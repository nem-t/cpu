==> flow/design.v <==
module alu(
    input logic [31:0] aluin1, aluin2, 
    input logic [1:0] aluctr,
    output logic [31:0] aluout, 
    output logic zero);
    always_comb begin
        case(aluctr)
           2'b10 : aluout <= aluin1 + aluin2;
           2'b11 : aluout <= aluin1 - aluin2;
           2'b00 : aluout <= aluin1 & aluin2;
           2'b01  : aluout <= aluin1 | aluin2;
            default: aluout <= 0;
        endcase 
        zero <= aluout & 0;
    end 
endmodule 
module core(
    input logic CLK, reset, 
    output logic [3:0]out_cpu);
    logic [31:0] pc_n, pc_out, inst;
    pc pc_cpu(pc_n, pc_out);
    rom inst_mem(pc_out/4, inst);
    logic [31:0]pc_4;
    pc_add4 pc_4_cpu(pc_out, pc_4);
    logic m_write, m_read, r_write, out_c, alu_in, branch;
    logic [1:0] alu_mode;
    logic [31:0] ext_num;
    decode decode_cpu(inst, reset, m_read, m_write, r_write, out_c, alu_in, branch, alu_mode, ext_num);
    logic [31:0] jmp_inst;
    pc_jmp jmp_cpu(pc_out, ext_num, jmp_inst);
    logic ZERO;    
    pc_det pc_next(jmp_inst, pc_4, ZERO, CLK, reset, branch, pc_n);    
    logic [31:0] reg1, reg2, w_data;
    register reg_cpu(CLK, r_write, inst[19:15], inst[24:20], inst[11:7], w_data, reg1, reg2);    
    logic [31:0] alu_in2 ;
    assign alu_in2 = (alu_in)? ext_num: reg2;
    logic [31:0] alu_out;
    alu alu_cpu(reg1, alu_in2, alu_mode, alu_out, ZERO);
    logic [31:0] mem_out;
    ram memory_cpu(CLK, m_read, m_write, alu_out, reg2, mem_out);
    assign w_data = (out_c)?mem_out:alu_out;  
      out cpu_o(w_data, out_cpu);
endmodule
module out(
    input logic [31:0] cpu_out,
    output logic [3:0]out_t);
    assign out_t = cpu_out[3:0];
endmodule
module decode(
input logic [31:0] INST,
input logic reset, 
output logic mem_read, mem_write, reg_write, out_ctr, alu_in_ctr,  branch, 
output logic [1:0] alu_ctr,
output logic [31:0] ext_out);
always_comb begin    
    mem_read <= 1'b0; mem_write <= 1'b0; reg_write <= 1'b0;
    branch <= 1'b0; out_ctr <= 1'b0; alu_in_ctr <= 1'b0; 
    alu_ctr <= 0; 
    if (reset == 0) begin
        ext_out[31:12] <= ({20{INST[31]}});
        case (INST[6:0]) 
           7'b1100011: begin  
                alu_ctr <= 2'b11;
                branch <= 1'b1;
                ext_out[10:5] <= INST[30:25];
                ext_out[11] <= INST[7];
                ext_out[4:1] <= INST[11:8];
                ext_out[0] <= INST[31];
            end
           7'b0000011: begin  
                alu_ctr <= 2'b10;
                alu_in_ctr <= 1'b1;
                out_ctr <= 1'b1;
                mem_read <=1'b1;
                reg_write <= 1'b1;
                ext_out[11:0] <= INST[31:20];
            end
           7'b0010011: begin  
                alu_ctr <= 2'b10;
                alu_in_ctr <= 1'b1;
                reg_write <= 1'b1;
                ext_out[11:0] <= INST[31:20];
           end 
           7'b0110011: begin  
                reg_write <= 1'b1;
                ext_out[11:0] <= 0;
                    case (INST[14:12]) 
                       3'b000:begin
                            if(INST[30]) alu_ctr <= 2'b11;
                            else alu_ctr <= 2'b10;
                        end
                       3'b110:
                            alu_ctr <= 2'b01;
                       3'b111:
                            alu_ctr <= 2'b00;
                        default:alu_ctr <= 0 ;
                    endcase
            end
           7'b0100011: begin  
                alu_ctr <= 2'b10;
                mem_write <= 1'b1;
                alu_in_ctr <= 1'b1;
                ext_out[11:5] <= INST[31:25];
                ext_out[4:0] <= INST[11:7];
            end
            default:ext_out[11:0] <= 0;
        endcase 
    end
    else ext_out <= 0;
end
endmodule
module pc(
    input logic [31:0]pc_num, 
    output logic [31:0] out_pc);
    assign out_pc = pc_num;
endmodule
module pc_add4(
    input logic [31:0]num,
    output logic [31:0]inc_pc);
    assign inc_pc = num + 4;
endmodule
module pc_jmp(
    input logic [31:0] num1, num2, 
    output logic [31:0] jmp_addr);
    assign jmp_addr = num1 + num2;
endmodule
module pc_det (
    input logic [31:0] tar_inst, pc_inc,
    input logic ZERO, clk, reset, branch,
    output logic [31:0] pc_next);
    logic [31:0] pc_nu;
    assign pc_nu = (branch && ZERO)?tar_inst:pc_inc;
    always @(posedge clk) begin
        case(reset)
            1'b1 :pc_next <= 0;
            1'b0: pc_next <= pc_nu;
        endcase 
    end
endmodule
module ram (
input logic clk, read_ram, write_ram,
input logic [31:0] ram_addr, ram_write_data,
output logic [31:0] ram_out);
logic [31:0] ram_data[31:0];
integer count;
initial begin
    for (count = 0; count < 16; count = count + 1) begin
        ram_data [count] <= count; 
    end 
end
    assign ram_out = (clk && read_ram)?ram_data[ram_addr]:0;
    always @(negedge clk) begin
        ram_data[ram_addr] <= (write_ram)?ram_write_data:ram_data[ram_addr];
    end
endmodule 
module register(
input logic clk, write_reg,
input logic [4:0] read_reg1, read_reg2, write_reg_addr,
input logic [31:0] write_reg_data,
output logic [31:0] out_reg1, out_reg2);
logic [31:0] reg_data [31:0];
integer count;
initial begin
    for (count = 0; count < 32; count = count + 1) begin
        reg_data [count] <= count; 
    end 
end
    assign out_reg1 = reg_data[read_reg1];
    assign out_reg2 = reg_data[read_reg2];
always @ (negedge clk) begin   
    if (write_reg == 1 && write_reg_data !== 32'hx) reg_data[write_reg_addr] <= write_reg_data;
 end
endmodule 
module rom(
input logic [31:0] rom_addr, 
output logic [31:0] rom_out);
logic [31:0]rom_data [32'hf:0];
initial begin
rom_data[0] <= 32'b0000000_00010_00001_000_00001_0110011;  
rom_data[1] <= 32'b0000000_00010_00001_000_00001_0110011;  
rom_data[2] <= 32'b0100000_00010_00001_000_00001_0110011;  
rom_data[3] <= 32'b0000000_00010_00001_110_00011_0110011;  
rom_data[4] <= 32'b0000000_00010_00001_111_00011_0110011;  
rom_data[5] <= 32'b0000000_00010_00001_010_00000_0100011;  
rom_data[6] <= 32'b0000000_00000_00001_010_00001_0000011;  
rom_data[7] <= 32'b0000000_00011_00001_000_00001_0010011;  
rom_data[8] <= 32'b0000000_00011_00001_000_00001_0010011;  
rom_data[9] <= 32'b0000000_00011_00001_000_00001_0010011;  
rom_data[10] <= 32'b0000000_00011_00001_000_00001_0010011;  
rom_data[11] <= 32'b0000000_00011_00001_000_00001_0010011;  
rom_data[12] <= 32'b0000000_00011_00001_000_00001_0010011;  
rom_data[13] <= 32'b0000000_00011_00001_000_00001_0010011;  
rom_data[14] <= 32'b0000000_00011_00001_000_00001_0010011;  
rom_data[15] <= 32'b0000000_00011_00001_000_00001_0010011;  
end
always_comb rom_out <= rom_data[rom_addr];
endmodule
**From RTL to reports: core**

The steps from the RTL of core to its reports follow in flow order.
Line numbers count from 1 in the design file above.
Library cell names are shortened.
Not given: n/a

- Design top: core
- Clock port: CLK
- Library: sky130hd
- Library corner: tt_025C_1v80

**After elaboration**

Yosys after proc, flatten, opt, wreduce and memory -nomap, before mapping. Enables and synchronous resets that opt folds into registers are not counted as muxes. Print and check cells are not counted. Equal cells are merged and count once.
Yosys's memory passes give these memory sizes; they may raise the number of words (mostly to a power of two), join words into wider ones and drop unused or constant bits.

- Flip-flop bits (word level): 32
- RAM bits: 2048
- Memory bits (read-only): 160
- Clocked read ports x word width: 10
- Memories: 3
- Word-level cells: 59

- Add/sub/neg operators: 3
- Equality and inequality tests: 10
- Multiplexer cells: 30
- Bitwise operators: 3
- Reduce/logical cells: 9

Memories:

| memory | words | bits a word | rd ports | write ports | RTL line | source |
|---|---|---|---|---|---|---|
| memory_cpu.ram_data | 32 | 32 | 1 | 1 | 144 | `logic [31:0] ram_data[31:0];` |
| reg_cpu.reg_data | 32 | 32 | 2 | 1 | 161 | `logic [31:0] reg_data [31:0];` |
| inst_mem.rom_data | 16 | 10 | 1 | 0 | 177 | `logic [31:0]rom_data [32'hf:0];` |

Operators by type and width:

| cell | count |
|---|---|
| 32-bit two-way mux | 5 |
| 32-bit parallel mux with 4-bit select | 1 |
| 32-bit parallel mux with 2-bit select | 1 |
| 32-bit by 3-bit adder with 32-bit output with constant B | 1 |
| 32-bit adder | 1 |
| 32-bit subtractor | 1 |
| 32-bit !== test with constant B | 1 |
| 32-bit AND | 1 |
| 32-bit OR | 1 |
| 20-bit two-way mux | 1 |
| 7-bit by 6-bit equality test with 1-bit output with constant B | 2 |
| 1-bit two-way mux | 12 |
| 6-bit two-way mux | 2 |
| 4-bit parallel mux with 2-bit select | 1 |
| 7-bit by 2-bit equality test with 1-bit output with constant B | 1 |
| 7-bit by 5-bit equality test with 1-bit output with constant B | 1 |
| 7-bit equality test with constant B | 1 |
| 3-bit OR reduction | 2 |
| 2-bit parallel mux with 3-bit select | 1 |
| 5-bit two-way mux | 1 |
| 2-bit equality test with constant B | 2 |
| 2-bit OR reduction | 2 |
| 4-bit OR reduction | 1 |
| 2-bit parallel mux with 2-bit select | 1 |
| 4-bit two-way mux | 1 |
| 3-bit equality test with constant B | 1 |
| 3-bit logical NOT | 1 |
| 1-bit parallel mux with 3-bit select | 1 |

Other operator kinds: 6; their cells: 7.

**Longest topological paths**

Longest topological path by Yosys (ltp), each cell counted once; first at word level (registers and memories cut), then after technology mapping (sequential cells cut; the memories' decode and read muxes count).

- Depth in word-level cells: 11
- ABC_AREA: 0
- Gate-level depth with buffers: 14
- Depth with buffers taken out: 13

**After synthesis**

Source: synth_stat.txt of the flow (Yosys; design flattened, memories mapped). It holds for the ABC_AREA given above (unset counts as 0); a run with the other value may have another netlist.
The area totals of this step are shown rounded.

Cell types:

| cell type | count | total area (um^2) |
|---|---|---|
| edfxtp_1 | 64 | 1.92E+03 |
| dfxtp_1 | 13 | 260.25 |
| mux2i_1 | 14 | 140.134 |
| mux4_2 | 6 | 135.13 |
| nor2_1 | 31 | 116.362 |
| mux2_2 | 7 | 78.826 |
| ha_1 | 6 | 75.072 |
| nand2_1 | 15 | 56.304 |
| a21oi_1 | 11 | 55.053 |
| nor3_1 | 7 | 35.034 |
| nand2b_1 | 5 | 31.28 |
| o22ai_1 | 5 | 31.28 |
| o221ai_1 | 3 | 26.275 |
| buf_6 | 2 | 22.522 |
| nand3_1 | 4 | 20.019 |
| inv_1 | 5 | 18.768 |
| nor3b_4 | 1 | 18.768 |
| a2bb2oi_1 | 2 | 17.517 |

Not listed: further types 31, cells in them 42.

- Mapped cells: 243
- Cell area after synthesis: 3400 um^2
- Area of sequential cells: 2200 um^2
- Flip-flops: 77
- Buffers: 8

By module: a second synthesis without flattening, with its own total; a netlist apart from the flattened one above.

- Cell total of the unflattened synthesis: 3388
- Area total of the unflattened synthesis: 49000 um^2

Each row is one instance without its submodules.

By module:

| module | instances | cells | area (um^2) | seq. area (um^2) |
|---|---|---|---|---|
| ram | 1 | 2153 | 40000 | 31000 |
| alu | 1 | 470 | 3100 | 0.0 |
| pc_jmp | 1 | 243 | 1700 | 0.0 |
| pc_det | 1 | 145 | 1500 | 640 |
| core | 1 | 73 | 1100 | 0.0 |
| pc_add4 | 1 | 83 | 580 | 0.0 |
| register | 1 | 65 | 480 | 0.0 |
| decode | 1 | 75 | 480 | 0.0 |
| rom | 1 | 45 | 340 | 0.0 |
| pc | 1 | 32 | 240 | 0.0 |
| out | 1 | 4 | 30 | 0.0 |

Hand-over note for core

Measured data: module core, platform sky130hd, 2 stored runs of the flow under differing settings, order arbitrary. Input and output delays are each 20% of the period that was set; the output load is 0.01 pF.
Measured values are rounded.
Settings: - = not set for that run.
Among the results, - means that no value is shown for the run.

| item | run 1 | run 2 |
|---|---|---|
| period_ns | 14.2 | 14.1 |
| CORE_UTILIZATION | 62 | 26 |
| SETUP_SLACK_MARGIN | 2.07 | -0.52 |
| PLACE_DENSITY_LB_ADDON | 0.04 | - |
| CORE_ASPECT_RATIO | 0.69 | 1.11 |
| CELL_PAD_IN_SITES_DETAIL_PLACEMENT | 1 | - |
| TNS_END_PERCENT | 20 | 20 |
| GPL_ROUTABILITY_DRIVEN | 0 | 0 |
| MIN_ROUTING_LAYER | met1 | met1 |
| MAX_ROUTING_LAYER | met4 | - |
| CAP_MARGIN | 20 | 20 |
| CORE_MARGIN | 2 | 2 |
| SLEW_MARGIN | 20 | 40 |
| CELL_PAD_IN_SITES_GLOBAL_PLACEMENT | - | 2 |
| CTS_CLUSTER_DIAMETER | - | 60 |
| chip area in the Yosys report (um^2) | - | 3400 |
| area inside the die boundary (um^2) | - | 14000 |
| smallest setup slack (ns) | - | 0.95 |
| final utilization (%) | - | 36 |
| total negative slack (ns) | - | 0.000 |
| post-route worst hold slack (ns) | - | 0.49 |

Run 1: unfinished; error DPL-0033 in clock tree synthesis

End of note.
